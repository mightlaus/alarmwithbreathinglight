==> flow/design.v <==
module AWBled(
    input clk,
    input rst_n,
    input key_in,
    output beep,
    output led
);
reg enable;
wire isPress;
always @(posedge clk or negedge rst_n) begin
    if(!rst_n)
        enable <= 1'b0;
    else begin
        if(isPress)
            enable <= ~enable;
        else
            enable <= enable;
    end
end
alarm i1 (
	.beep(beep),
	.clk(clk),
	.rst_n(rst_n),
    .enable(enable)
);
breath_led i2 (
	.clk(clk),
	.pwm(led),
	.rst_n(rst_n),
    .enable(enable)
);
key_filter i3 (
	.clk(clk),
	.key_in(key_in),
	.rst_n(rst_n),
    .isPress(isPress)
);
endmodule
module alarm (
    input clk,
    input rst_n,
    input enable,
    output reg beep
);
    reg [27:0] tone;
    reg [6:0] ramp;
    wire [14:0] clkdriver;
    reg [14:0] cnt;
    always @(posedge clk or negedge rst_n) begin
        if(!rst_n)
            tone <= 28'b0;
        else begin
            if(tone == 28'h FFFFFFF)
                tone <= 28'b0;
            else
                if(enable) tone <= tone + 28'd1; 
                else tone <= tone;
        end
    end
    always @(posedge clk or negedge rst_n) begin
        if(!rst_n)
            ramp <= 7'b0;
        else begin
            if(tone[26] == 1)
                ramp <= tone[25:19];
            else   
                ramp <= ~tone[25:19];
        end
    end
    assign clkdriver = {2'b01,ramp,6'b000000};   
    always @(posedge clk or negedge rst_n) begin
        if(!rst_n)
            cnt <= 15'b0;
        else begin
            if(cnt == clkdriver)
                cnt <= 15'b0;
            else
                if(enable) cnt <= cnt + 15'd1;
                else cnt <= cnt;
        end
    end
    always @(posedge clk or negedge rst_n) begin
        if(!rst_n)
            beep <= 1'b0;
        else begin
            if(cnt <= (clkdriver >>> 1))
                beep <= 1'b1;
            else
                beep <= 1'b0;
        end
    end
endmodule
module breath_led (
    input clk,  
    input rst_n,
    input enable,
    output pwm
);
    reg [6:0] cnt_1;  
    reg [9:0] cnt_2;  
    reg [9:0] cnt_3;  
    reg  cnt_4;  
    reg flag;
    always @(posedge clk or negedge rst_n) begin  
        if(!rst_n)                              
            cnt_1 <= 7'b0;
        else begin
            if(cnt_1 == 66)        
                cnt_1 <= 7'b0;
            else
                if(enable) cnt_1 <= cnt_1 + 7'b1;
                else cnt_1 <= cnt_1;
        end
    end
    always @(posedge clk or negedge rst_n) begin  
        if(!rst_n)
            cnt_2 <= 10'b0;
        else begin
            if(cnt_2 == 999)        
                cnt_2 <= 10'b0;
            else begin
                if (cnt_1 == 66) begin
                    cnt_2 <= cnt_2 + 10'b1;
                end
                else cnt_2 <= cnt_2;
            end
        end
    end
    always @(posedge clk or negedge rst_n) begin  
        if(!rst_n)
            cnt_3 <= 10'b0;
        else begin
            if(cnt_3 == 999)        
                cnt_3 <= 10'b0;
            else begin
                if (cnt_2 == 999) begin
                    cnt_3 <= cnt_3 + 10'b1;
                end
                else cnt_3 <= cnt_3;
            end
        end
    end
    always @(posedge clk or negedge rst_n) begin  
        if(!rst_n)
            cnt_4 <= 1'b0;
        else begin
            if(cnt_4 == 1)        
                cnt_4 <= 1'b0;
            else begin
                if (cnt_3 == 999) begin
                    cnt_4 <= cnt_4 + 1'b1;
                end
                else cnt_4 <= cnt_4;
            end
        end
    end
    always @(posedge clk or negedge rst_n) begin  
        if(!rst_n)
            flag <= 1;
        else begin
            if(cnt_4 == 1)
                flag <= ~flag;
            else 
                flag <= flag;
        end
    end
    assign pwm = (flag)? ((cnt_2 < cnt_3)? 1'b1 : 1'b0):((cnt_2 < cnt_3)? 1'b0 : 1'b1);
endmodule
module key_filter(
    input clk,
    input rst_n,
    input key_in,
    output isPress
);
reg key_state,key_flag;
reg [3:0] state;
reg [19:0] cnt;
reg en_cnt;  
reg key_in_sa;
reg key_in_sb;
reg key_tmpa;
reg key_tmpb;
reg cnt_full;
wire pedge;
wire nedge;
parameter IDEL = 4'b0001,
          FILTER0 = 4'b0010,
          DOWN = 4'b0100,
          FILTER1 = 4'b1000;
assign isPress = (~key_state) & key_flag;
always @(posedge clk or negedge rst_n)
    if(!rst_n)begin
        key_in_sa <= 1'b0;
        key_in_sb <= 1'b0;
    end
    else begin
        key_in_sa <= key_in;
        key_in_sb <= key_in_sa;
    end
always @(posedge clk or negedge rst_n)
    if(!rst_n)begin
        key_tmpa <= 1'b0;
        key_tmpa <= 1'b0;
    end
    else begin
        key_tmpa <= key_in_sb;
        key_tmpb <= key_tmpa;
    end
assign nedge = !key_tmpa & key_tmpb;
assign pedge = key_tmpa & (!key_tmpb);
always @(posedge clk or negedge rst_n)
    if(!rst_n)begin
        en_cnt <= 1'b0;
        state <= IDEL;
        key_flag <= 1'b0;
        key_state <= 1'b1;
    end
    else begin
        case(state)
            IDEL:
                begin
                    key_flag <= 1'b0;
                    if(nedge)begin
                        state <= FILTER0;
                        en_cnt <= 1'b1;
                    end
                    else
                        state <= IDEL;
                end
            FILTER0:
                if(cnt_full)begin
                    key_flag <= 1'b1;
                    key_state <= 1'b0;
                    en_cnt <= 1'b0;
                    state <= DOWN;
                end
                else if(pedge)begin
                    state <= IDEL;
                    en_cnt <= 1'b0;
                end
                else
                    state <= FILTER0;
            DOWN:
                begin
                    key_flag <= 1'b0;
                    if(pedge)begin
                        state <= FILTER1;
                        en_cnt <= 1'b1;
                    end
                    else
                        state <= DOWN;
                end 
            FILTER1:
                if(cnt_full)begin
                    key_flag <= 1'b1;
                    key_state <= 1'b1;
                    en_cnt <= 1'b0;
                    state <= IDEL;
                end
                else if(nedge)begin
                    en_cnt <= 1'b0;
                    state <= DOWN;
                end
                else
                    state <= FILTER1;
            default:
                begin
                    state <= IDEL;
                    en_cnt <= 1'b0;
                    key_flag <= 1'b0;
                    key_state <= 1'b1;
                end
        endcase
    end
always @(posedge clk or negedge rst_n)
    if(!rst_n)
        cnt <= 20'd0;
    else if(en_cnt)
        cnt <= cnt + 1'b1;
    else
        cnt <= 20'd0;
always @(posedge clk or negedge rst_n)
    if(!rst_n)
        cnt_full <= 1'b0;
    else if(cnt == 999_999)
        cnt_full <= 1'b1;
    else
        cnt_full <= 1'b0;
endmodule
# Step by step through the tools: AWBled
# Tool output for the design above, in the order of the flow.
# Lines are those of the file above, counted from 1.
# Operators: Yosys type, input widths -> output width; for muxes data width and select width s.
# Library cell names are shortened.
# Not given: --
[setup]
top = "AWBled"
clk_port = "clk"
lib = "sky130hd"
pvt_corner = "tt_025C_1v80"

# Word level
# Source: Yosys, flattened and elaborated, memories not mapped. Widths are those after wreduce. Registers that Yosys merges into a memory's read port (data or address) are not register bits. Print and check cells do not count. Equal cells are merged and count once.
[bits]
ff_bits = 113
latchBits = 0
ramBits = 0
mem_bits_ro = 0
clocked_rd_ports_x_width = 0
n_memories = 0
in_bits = 3
out_inout_bits = 2
[classes]
add_sub_neg = 7
mul = 0
div = 0
compare = 2
n_eq = 17
shifts = 0
muxes = 37
bitwise = 8
reduce_logical = 11
[ops]
columns = ["operator", "n"]
rows = [
  ["$mux 28", 2],
  ["$mux 10", 4],
  ["$mux 15", 2],
  ["$add 28x1->28 const B", 1],
  ["$eq 28x28->1 const B", 1],
  ["$mux 7", 3],
  ["$add 10x1->10 const B", 2],
  ["$eq 10x10->1 const B", 2],
  ["$add 20x1->20 const B", 1],
  ["$eq 20x20->1 const B", 1],
  ["$mux 20", 1],
  ["$pmux 4 s4", 1],
  ["$mux 1", 16],
  ["$mux 4", 4],
  ["$add 15x1->15 const B", 1],
  ["$le 15x13->1", 1],
  ["$eq 15x14->1", 1],
  ["$lt 10x10->1", 1],
  ["$ne 2x1->1 const B", 5],
  ["$reduce_bool 2->1", 5],
  ["$add 7x1->7 const B", 1],
  ["$eq 7x7->1 const B", 1],
  ["$not 7->7", 1],
  ["$ne 3x1->1 const B", 2],
  ["$not 1->1", 4],
  ["$reduce_or 2->1", 2],
  ["$eq 4x1->1 const B", 1],
  ["$eq 4x2->1 const B", 1],
]
# Other operator kinds: 10; their cells: 14.

# Depth
# Yosys ltp: most cells in a row. Word level: on the elaborated netlist, between registers, memories and ports. Mapped: between sequential cells and ports; inverters and the memories' decode and read muxes count.
[logic_depth]
depth_word = 5
ABC_AREA = 0
mapped_depth = 8
ltp_nobuf = 7

# Netlist
# The flow's flattened synthesis, as Yosys stat reports it; memories are mapped. The netlist is that of the ABC_AREA named above (0 if unset); the other value can give another one.
[by_type]
columns = ["type", "n"]
rows = [
  ["dfrtp_1", 109],
  ["xnor2_1", 58],
  ["ha_1", 25],
  ["nor2_1", 65],
  ["xor2_1", 25],
  ["nand4_1", 32],
  ["nand2_1", 44],
  ["nand3_1", 31],
  ["inv_1", 31],
  ["and2_1", 17],
  ["nor3_1", 16],
  ["dfstp_2", 3],
  ["o21ai_0", 15],
  ["mux2i_1", 7],
  ["and3_1", 11],
  ["a21oi_1", 13],
  ["and4_1", 6],
  ["buf_2", 9],
]
# Not listed: further types 36, cells in them 72.
[synth_totals]
mapped_cells = 589
synth_area_um2 = 5854.4
sequential_area_um2 = 2836.5
ffs = 113
n_buf = 19
# By module: a second synthesis without flattening, with its own total; a netlist apart from the flattened one above.
[hier_totals]
cells_unflattened = 579
hier_area_um2 = 5860.6
# Rows give one instance, submodules left out.
[by_module]
columns = ["module", "n_inst", "n_cells", "area_um2", "mod_seq_area_um2"]
rows = [
  ["alarm", 1, 269, 2653.8, 1276.2],
  ["breath_led", 1, 167, 1660.3, 726.9],
  ["key_filter", 1, 141, 1512.7, 808.3],
  ["AWBled", 1, 2, 33.8, 25.0],
]

# Worst setup path after synthesis
# Path of least setup slack by OpenSTA after synthesis, without wires, with an ideal clock, recovery checks aside; 20% of the period is set as input and as output delay. Where synthesis merged equal registers, the netlist keeps one of their names.
[synth_path]
kind = "flip-flop to output port"
start = "register i2.cnt_3[7]"
end = "output port led"
tclk_ns = 3.47
t_first_pin_ns = 0.000
arrival_time_ns = 1.506
required_ns = 2.776
slack_ns = 1.270
path_delay_ns = 1.506
path_stages = 7
n_path_buf = 0
synth_period_reached_ns = 2.2
# "path_delay_ns" = arrival - input delay + setup time.
# At an output port there is no setup time.
# "path_stages": output pins that drive a net of the path, with the launching flip-flop's if there is one; two outputs of one cell count as two.
# "synth_period_reached_ns" is the clock period less the worst setup slack; recovery checks do not enter. This is arithmetic on one report: input and output delays are still those of the set period (20% each).
# Between the ends stands the longest chain of elaborated cells between them, by number of cells; it is not shown to be the way that was timed. Of several equally long chains one is given.
# A line is the first line of the expression or statement that the cell stems from. Yosys adds cells for indexed reads and writes and turns some case tables into memories.
# At most two assigning lines are given for a register; there are more.
[synth_between]
cell_sequence = "dfrtp_1 inv_1 ha_1 a211oi_1 nor2_1 nor4_1 xnor2_1"
elab_chain_len = 3
cone_cells = 4
cone_lines = 1
cone_classes = "compare: 1; mux: 3"
[synth_lines]
columns = ["element", "line", "rtl"]
rows = [
  ["start, declared", 101, "reg [9:0] cnt_3;"],
  ["start, assigned", 137, "cnt_3 <= cnt_3 + 10'b1;"],
  ["start, assigned", 139, "else cnt_3 <= cnt_3;"],
  ["$lt 10x10->1", 167, "assign pwm = (flag)? ((cnt_2 < cnt_3)? 1'b1 : 1'b0):((cnt_2 < cnt_3)? 1'b0 : 1'b1);"],
  ["$mux 1 x2", 167, ""],
  ["end, declared", 6, "output led"],
]

# Worst path after layout
# Path of least setup slack in the final report of run A (OpenROAD, finished layout, wires in). Where an end is a register, its clock arrival counts in the times.
[layout_path]
kind = "flip-flop to output port"
start = "register i2.cnt_3[5]"
end = "output port led"
tclk_ns = 2.94
t_first_pin_ns = 0.41
arrival_time_ns = 2.04
required_ns = 2.35
slack_ns = 0.31
path_stages = 8
n_path_buf = 1
# Between the ends stands the longest chain of elaborated cells between them, by number of cells; it is not shown to be the way that was timed. Of several equally long chains one is given.
# At most two assigning lines are given for a register; there are more.
[layout_between]
cell_sequence = "dfrtp_1 inv_1 ha_1 a21oi_2 a21oi_2 nor4_2 xnor2_1 buf_2"
elab_chain_len = 3
cone_cells = 4
cone_lines = 1
cone_classes = "compare: 1; mux: 3"
[layout_lines]
columns = ["element", "line", "rtl"]
rows = [
  ["start, declared", 101, "reg [9:0] cnt_3;"],
  ["start, assigned", 137, "cnt_3 <= cnt_3 + 10'b1;"],
  ["start, assigned", 139, "else cnt_3 <= cnt_3;"],
  ["$lt 10x10->1", 167, "assign pwm = (flag)? ((cnt_2 < cnt_3)? 1'b1 : 1'b0):((cnt_2 < cnt_3)? 1'b0 : 1'b1);"],
  ["$mux 1 x2", 167, ""],
  ["end, declared", 6, "output led"],
]

# AWBled through Yosys and OpenROAD on sky130hd: 2 stored runs, unordered, with their settings and measured results. The constraints put input and output delay at 20% of the set period each and load the outputs with 0.01 pF.
# "worst_setup_path_time_ns": the worst setup path's part of the clock period (all of it between registers, 20% less for each end at a port) less its slack. A launch clock that arrives late makes it longer, a capture clock that arrives late makes it shorter.

[[run]]
name = "run A"
[run.settings]
period_ns = 2.94
CORE_UTILIZATION = 41
SETUP_SLACK_MARGIN = 0.33
PLACE_DENSITY_LB_ADDON = 0.02
HOLD_SLACK_MARGIN = -0.07
TNS_END_PERCENT = 5
CAP_MARGIN = 40
SLEW_MARGIN = 25
CORE_MARGIN = 2
[run.results]
final_stdcell_area_um2 = 6837.8
worst_setup_path_time_ns = 2.04
critical_path_kind = "flip-flop to output port"
worst_setup_slack_ns = 0.313
total_negative_slack_ns = 0.000
die_um2 = 15251.0
yosys.chip_area_um2 = 5854.4

[[run]]
name = "run B"
[run.settings]
period_ns = 1.32
CORE_UTILIZATION = 19
SETUP_SLACK_MARGIN = 0.28
PLACE_DENSITY = 0.76
CORE_MARGIN = 3
TNS_END_PERCENT = 95
ABC_AREA = 1
CTS_CLUSTER_DIAMETER = 275
CAP_MARGIN = 5
SLEW_MARGIN = 30
[run.results]
final_stdcell_area_um2 = 10882.9
worst_setup_path_time_ns = 1.74
critical_path_kind = "flip-flop to output port"
worst_setup_slack_ns = -0.688
total_negative_slack_ns = -13.369
die_um2 = 37634.1
yosys.chip_area_um2 = 6715.2
